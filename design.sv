==> flow/design.v <==
`timescale 1ns / 1ps
module uart_led_sensor_top(
    input  wire        i_Clock,     
    input  wire        i_Rst,       
    input  wire        FPGA_RXD,    
    output wire        FPGA_TXD,    
    output reg  [7:0]  o_LEDs       
);
    parameter integer CLOCK_RATE = 50_000_000;
    parameter integer BAUD_RATE  = 1_000_000;  
    localparam integer CLKS_PER_BIT = CLOCK_RATE / BAUD_RATE;
    reg [15:0] tx_cnt;
    reg [3:0]  tx_bit;
    reg [9:0]  tx_shift;
    reg        tx_line = 1'b1;
    reg        tx_busy = 1'b0;
    reg        tx_done = 1'b0;
    assign FPGA_TXD = tx_line;
    reg [15:0] rx_cnt;
    reg [2:0]  rx_bit;
    reg [7:0]  rx_byte;
    reg        rx_dv;
    reg [2:0]  rx_state;
    reg r1, r2;
    wire rx_sync;
    always @(posedge i_Clock) begin r1 <= FPGA_RXD; r2 <= r1; end
    assign rx_sync = r2;
    localparam RX_IDLE  = 3'd0,
               RX_START = 3'd1,
               RX_DATA  = 3'd2,
               RX_STOP  = 3'd3;
    always @(posedge i_Clock) begin
        if (i_Rst) begin
            rx_state <= RX_IDLE;
            rx_cnt   <= 0;
            rx_bit   <= 0;
            rx_byte  <= 8'd0;
            rx_dv    <= 1'b0;
        end else begin
            rx_dv <= 1'b0;
            case (rx_state)
                RX_IDLE: if (!rx_sync) begin rx_state <= RX_START; rx_cnt <= 0; end
                RX_START: begin
                    if (rx_cnt == (CLKS_PER_BIT/2)) begin
                        if (!rx_sync) begin
                            rx_state <= RX_DATA;
                            rx_bit <= 0;
                        end else begin
                            rx_state <= RX_IDLE;
                        end
                        rx_cnt <= 0;
                    end else rx_cnt <= rx_cnt + 1;
                end
                RX_DATA: begin
                    if (rx_cnt < CLKS_PER_BIT-1) rx_cnt <= rx_cnt + 1;
                    else begin
                        rx_cnt <= 0;
                        rx_byte[rx_bit] <= rx_sync;
                        if (rx_bit < 7) rx_bit <= rx_bit + 1;
                        else rx_state <= RX_STOP;
                    end
                end
                RX_STOP: begin
                    if (rx_cnt < CLKS_PER_BIT-1) rx_cnt <= rx_cnt + 1;
                    else begin
                        rx_cnt <= 0;
                        rx_state <= RX_IDLE;
                        rx_dv <= 1'b1;  
                    end
                end
            endcase
        end
    end
    reg [23:0] cmd_buf;  
    wire [23:0] next_cmd = {cmd_buf[15:0], rx_byte};
    always @(posedge i_Clock) begin
        if (i_Rst) begin
            o_LEDs  <= 8'b0;
            cmd_buf <= 24'b0;
            tx_line <= 1'b1;
            tx_busy <= 1'b0;
            tx_done <= 1'b0;
            tx_cnt  <= 0;
            tx_bit  <= 0;
            tx_shift<= 10'b1111111111;
        end else begin
            tx_done <= 1'b0;
            if (rx_dv) begin
                if ((next_cmd[23:8] == {8'h4F, 8'h4E}) && (next_cmd[7:0] >= "1") && (next_cmd[7:0] <= "8")) begin
                    integer idx;
                    idx = next_cmd[7:0] - "1";
                    o_LEDs[idx] <= 1'b1;
                    cmd_buf <= 24'b0;
                end
                else if ((next_cmd[23:8] == {8'h4F, 8'h46}) && (next_cmd[7:0] >= "1") && (next_cmd[7:0] <= "8")) begin
                    integer idx;
                    idx = next_cmd[7:0] - "1";
                    o_LEDs[idx] <= 1'b0;
                    cmd_buf <= 24'b0;
                end
                else if (next_cmd[23:8] == {8'h53,8'h54}) begin
                    cmd_buf <= next_cmd;
                end
                else begin
                    cmd_buf <= next_cmd;
                end
            end
        end
    end
endmodule
### From RTL to reports: uart_led_sensor_top

Tool output for the design above, in the order of the flow.
Line numbers count from 1 in the design file above.
The mark n/a stands for no value.

* top: uart_led_sensor_top
* clock: i_Clock
* cell library: sky130hd
* timing corner: tt_025C_1v80

### After elaboration

Counts by Yosys on the flattened word-level netlist (proc, flatten, opt, wreduce; memories kept). Register bits leave out memories and registers merged into their read ports (data or address). Print and check cells are left out. Cells with the same type and inputs are merged into one.

* $add $sub $neg: 5
* order comparisons: 4
* equality and inequality tests: 13
* shift operators: 4
* muxes and demuxes: 21
* bitwise gates (word level): 9
* reduce/logical cells: 15

Operators with widths (number)
* 16-bit two-way mux: 5
* 1-bit by 33-bit variable shift with 8-bit output with constant A: 2
* 16-bit case mux with 3-bit select: 1
* 9-bit negator with 33-bit output: 1
* 16-bit by 15-bit == test with 1-bit output with constant B: 2
* 3-bit two-way mux: 9
* 8-bit bitwise OR: 3
* 16-bit by 1-bit adder with 16-bit output with constant B: 1
* 16-bit by 5-bit == test with 1-bit output with constant B: 1
* 16-bit by 6-bit less-than comparator with 1-bit output with constant B: 1
* 8-bit AND: 2
* 8-bit NOT: 2
* 8-bit two-way mux: 2
* 2-bit inequality test with constant B: 7
* 3-bit case mux with 4-bit select: 1
* 8-bit by 6-bit subtractor with 9-bit output with constant B: 1
* 1-bit by 4-bit variable shift with 8-bit output: 1
* 1-bit by 4-bit variable shift with 8-bit output with constant A: 1
* 8-bit by 6-bit greater-or-equal comparator with 1-bit output with constant B: 1
* 8-bit by 6-bit less-or-equal comparator with 1-bit output with constant B: 1
* 2-bit AND reduction: 3
* 3-bit by 2-bit == test with 1-bit output with constant B: 2
* 6-bit AND reduction: 1
* 3-bit case mux with 2-bit select: 1
* 5-bit AND reduction: 1
* 1-bit logical AND: 4
* 2-bit nonzero test: 2
* 2-bit OR reduction: 2

Not listed: further kinds 9, cells in them 10.

* register bits after elaboration: 57
* bits of input ports: 3
* output and inout port bits: 9
* word-level cells: 80

### Logic depth

Depth = most cells in a row (Yosys ltp): at word level without a register or memory, in the mapped netlist without a sequential cell, where the memories' decode and read muxes count.

* depth after elaboration: 8
* ABC_AREA: 0
* mapped depth: 15
* gate-level depth less buffers: 14

### Mapped cells and area

Source: synth_stat.txt of the flow (Yosys; design flattened, memories mapped). It holds for the ABC_AREA given above (unset counts as 0); a run with the other value may have another netlist.

Cell types
* sky130_fd_sc_hd__dfxtp_1: number 58, total area 1.16E+03 um2
* sky130_fd_sc_hd__mux2i_1: number 26, total area 260.25 um2
* sky130_fd_sc_hd__ha_1: number 18, total area 225.216 um2
* sky130_fd_sc_hd__nor2_1: number 55, total area 206.448 um2
* sky130_fd_sc_hd__xnor2_1: number 13, total area 113.859 um2
* sky130_fd_sc_hd__nand2_1: number 23, total area 86.333 um2
* sky130_fd_sc_hd__nand3_1: number 17, total area 85.082 um2
* sky130_fd_sc_hd__nand4_1: number 12, total area 75.072 um2
* sky130_fd_sc_hd__clkbuf_1: number 18, total area 67.565 um2
* sky130_fd_sc_hd__inv_1: number 17, total area 63.811 um2
* sky130_fd_sc_hd__xor2_1: number 7, total area 61.309 um2
* sky130_fd_sc_hd__a21oi_1: number 12, total area 60.058 um2
* sky130_fd_sc_hd__nor4bb_1: number 6, total area 60.058 um2
* sky130_fd_sc_hd__nor4b_1: number 6, total area 52.55 um2
* sky130_fd_sc_hd__o2111ai_1: number 6, total area 52.55 um2
* sky130_fd_sc_hd__nand2b_1: number 8, total area 50.048 um2
* sky130_fd_sc_hd__o21ai_0: number 9, total area 45.043 um2
* sky130_fd_sc_hd__nor4_1: number 7, total area 43.792 um2

Not listed: further types 39, cells in them 75.

* cells in the netlist: 393
* mapped area: 3334.4 um2
* sequential part of the area: 1161.1 um2
* flip-flops: 58
* buffer cells: 24

### Timing after synthesis

Path of least setup slack by OpenSTA after synthesis, without wires, with an ideal clock, recovery checks aside; 20% of the period is set as input and as output delay. Where synthesis merged equal registers, the netlist keeps one of their names.

* kind: register to register
* from: register rx_byte[0]
* to: register (name not given)
* period: 4320 ps
* setup time: 74 ps
* launch time at the first pin: 0 ps
* data arrival time: 3475 ps
* required time: 4246 ps
* setup slack: 771 ps
* delay of the path: 3549 ps
* stages: 16
* path buffers: 1
* synthesis period reached: 3549 ps

"delay of the path" is the arrival time less input delay plus setup time.
"stages" counts driving pins, that of a launching flip-flop among them; a cell with two outputs on the path counts twice.
"synthesis period reached" = period - worst setup slack (recovery checks aside). The figure is calculated, with input and output delays left at 20% of the set period.

* cells stage by stage: sky130_fd_sc_hd__dfxtp_1 sky130_fd_sc_hd__clkbuf_1 sky130_fd_sc_hd__inv_1 sky130_fd_sc_hd__ha_1 sky130_fd_sc_hd__or3b_1 sky130_fd_sc_hd__nand3_1 sky130_fd_sc_hd__nor2_1 sky130_fd_sc_hd__a22o_1 sky130_fd_sc_hd__o2111ai_1 sky130_fd_sc_hd__ha_1 sky130_fd_sc_hd__nor4b_1 sky130_fd_sc_hd__nand4_1 sky130_fd_sc_hd__a21oi_1 sky130_fd_sc_hd__o2111a_2 sky130_fd_sc_hd__nor4b_1 sky130_fd_sc_hd__mux2i_1

RTL lines, path post-synthesis
* start: declaration: RTL line 21 `reg [7:0]  rx_byte;`
* start: assignment: RTL line 37 `rx_byte  <= 8'd0;`
* start: assignment: RTL line 58 `rx_byte[rx_bit] <= rx_sync;`

No chain of elaborated cells between the ends is given.

### Timing after layout

From the final timing report of run 1: the path of least setup slack in the routed layout; clock arrival at registers is part of the times.
The path's times are printed in steps of 10 ps; the period is the one set.

* kind: register to register
* from: register rx_byte[1]
* to: register (name not given)
* period: 4270 ps
* setup time: 70 ps
* launch time at the first pin: 340 ps
* data arrival time: 4080 ps
* required time: 4540 ps
* setup slack: 460 ps
* stages: 15
* path buffers: 0

* cells stage by stage: sky130_fd_sc_hd__dfxtp_1 sky130_fd_sc_hd__inv_1 sky130_fd_sc_hd__ha_1 sky130_fd_sc_hd__or3b_1 sky130_fd_sc_hd__nand3_1 sky130_fd_sc_hd__nor2_1 sky130_fd_sc_hd__a22o_1 sky130_fd_sc_hd__o2111ai_1 sky130_fd_sc_hd__ha_1 sky130_fd_sc_hd__nor4b_1 sky130_fd_sc_hd__nand4_1 sky130_fd_sc_hd__a21oi_1 sky130_fd_sc_hd__o2111a_2 sky130_fd_sc_hd__nor4b_1 sky130_fd_sc_hd__mux2i_1

RTL lines, path post-layout
* start: declaration: RTL line 21 `reg [7:0]  rx_byte;`
* start: assignment: RTL line 37 `rx_byte  <= 8'd0;`
* start: assignment: RTL line 58 `rx_byte[rx_bit] <= rx_sync;`

No chain of elaborated cells between the ends is given.

Wiki page: uart_led_sensor_top / flow data

Flow measurements of uart_led_sensor_top on sky130hd: 2 stored runs with different settings, listed in no order. Input and output delays are each 20% of the period that was set; the output load is 0.01 pF.
"clock period reached": clock period set for the run, less the worst setup slack. It is reckoned from that one timing run; input and output delays stay at 20% of the period that was set.
"time used up by the worst setup path" is the time allowed to the run's worst setup path (the clock period less input and output delay, where it has them) less its slack. Clock arrival times count: a late capture clock shortens it, a late launch clock lengthens it.
"time used up by the worst setup path" is given in steps of 10 ps.

### Run 1

Settings: `period_ns=4.27`, `CAP_MARGIN=20`, `CORE_MARGIN=2`, `CORE_UTILIZATION=40`, `SLEW_MARGIN=20`

- Synthesis area: 3,334.4 um2
- Overall die area: 9,082.1 um2
- Standard-cell area after routing: 3,681.0 um2
- Utilization after routing: 45.3%
- Lowest setup slack: 457 ps
- Final setup TNS: 0 ps
- Worst hold slack: 330 ps
- Clock period reached: 3,813 ps
- Time used up by the worst setup path: 3,810 ps
- Worst path kind: register to register

### Run 2

Settings: `period_ns=6.02`, `CORE_UTILIZATION=62`, `SETUP_SLACK_MARGIN=1.63`, `PLACE_DENSITY_LB_ADDON=0.28`, `CORE_ASPECT_RATIO=0.81`, `CELL_PAD_IN_SITES_GLOBAL_PLACEMENT=2`, `CTS_CLUSTER_DIAMETER=296`, `CAP_MARGIN=25`, `SLEW_MARGIN=25`, `MIN_ROUTING_LAYER=met1`, `CORE_MARGIN=2`

No results, placement failed with FLW-0024.
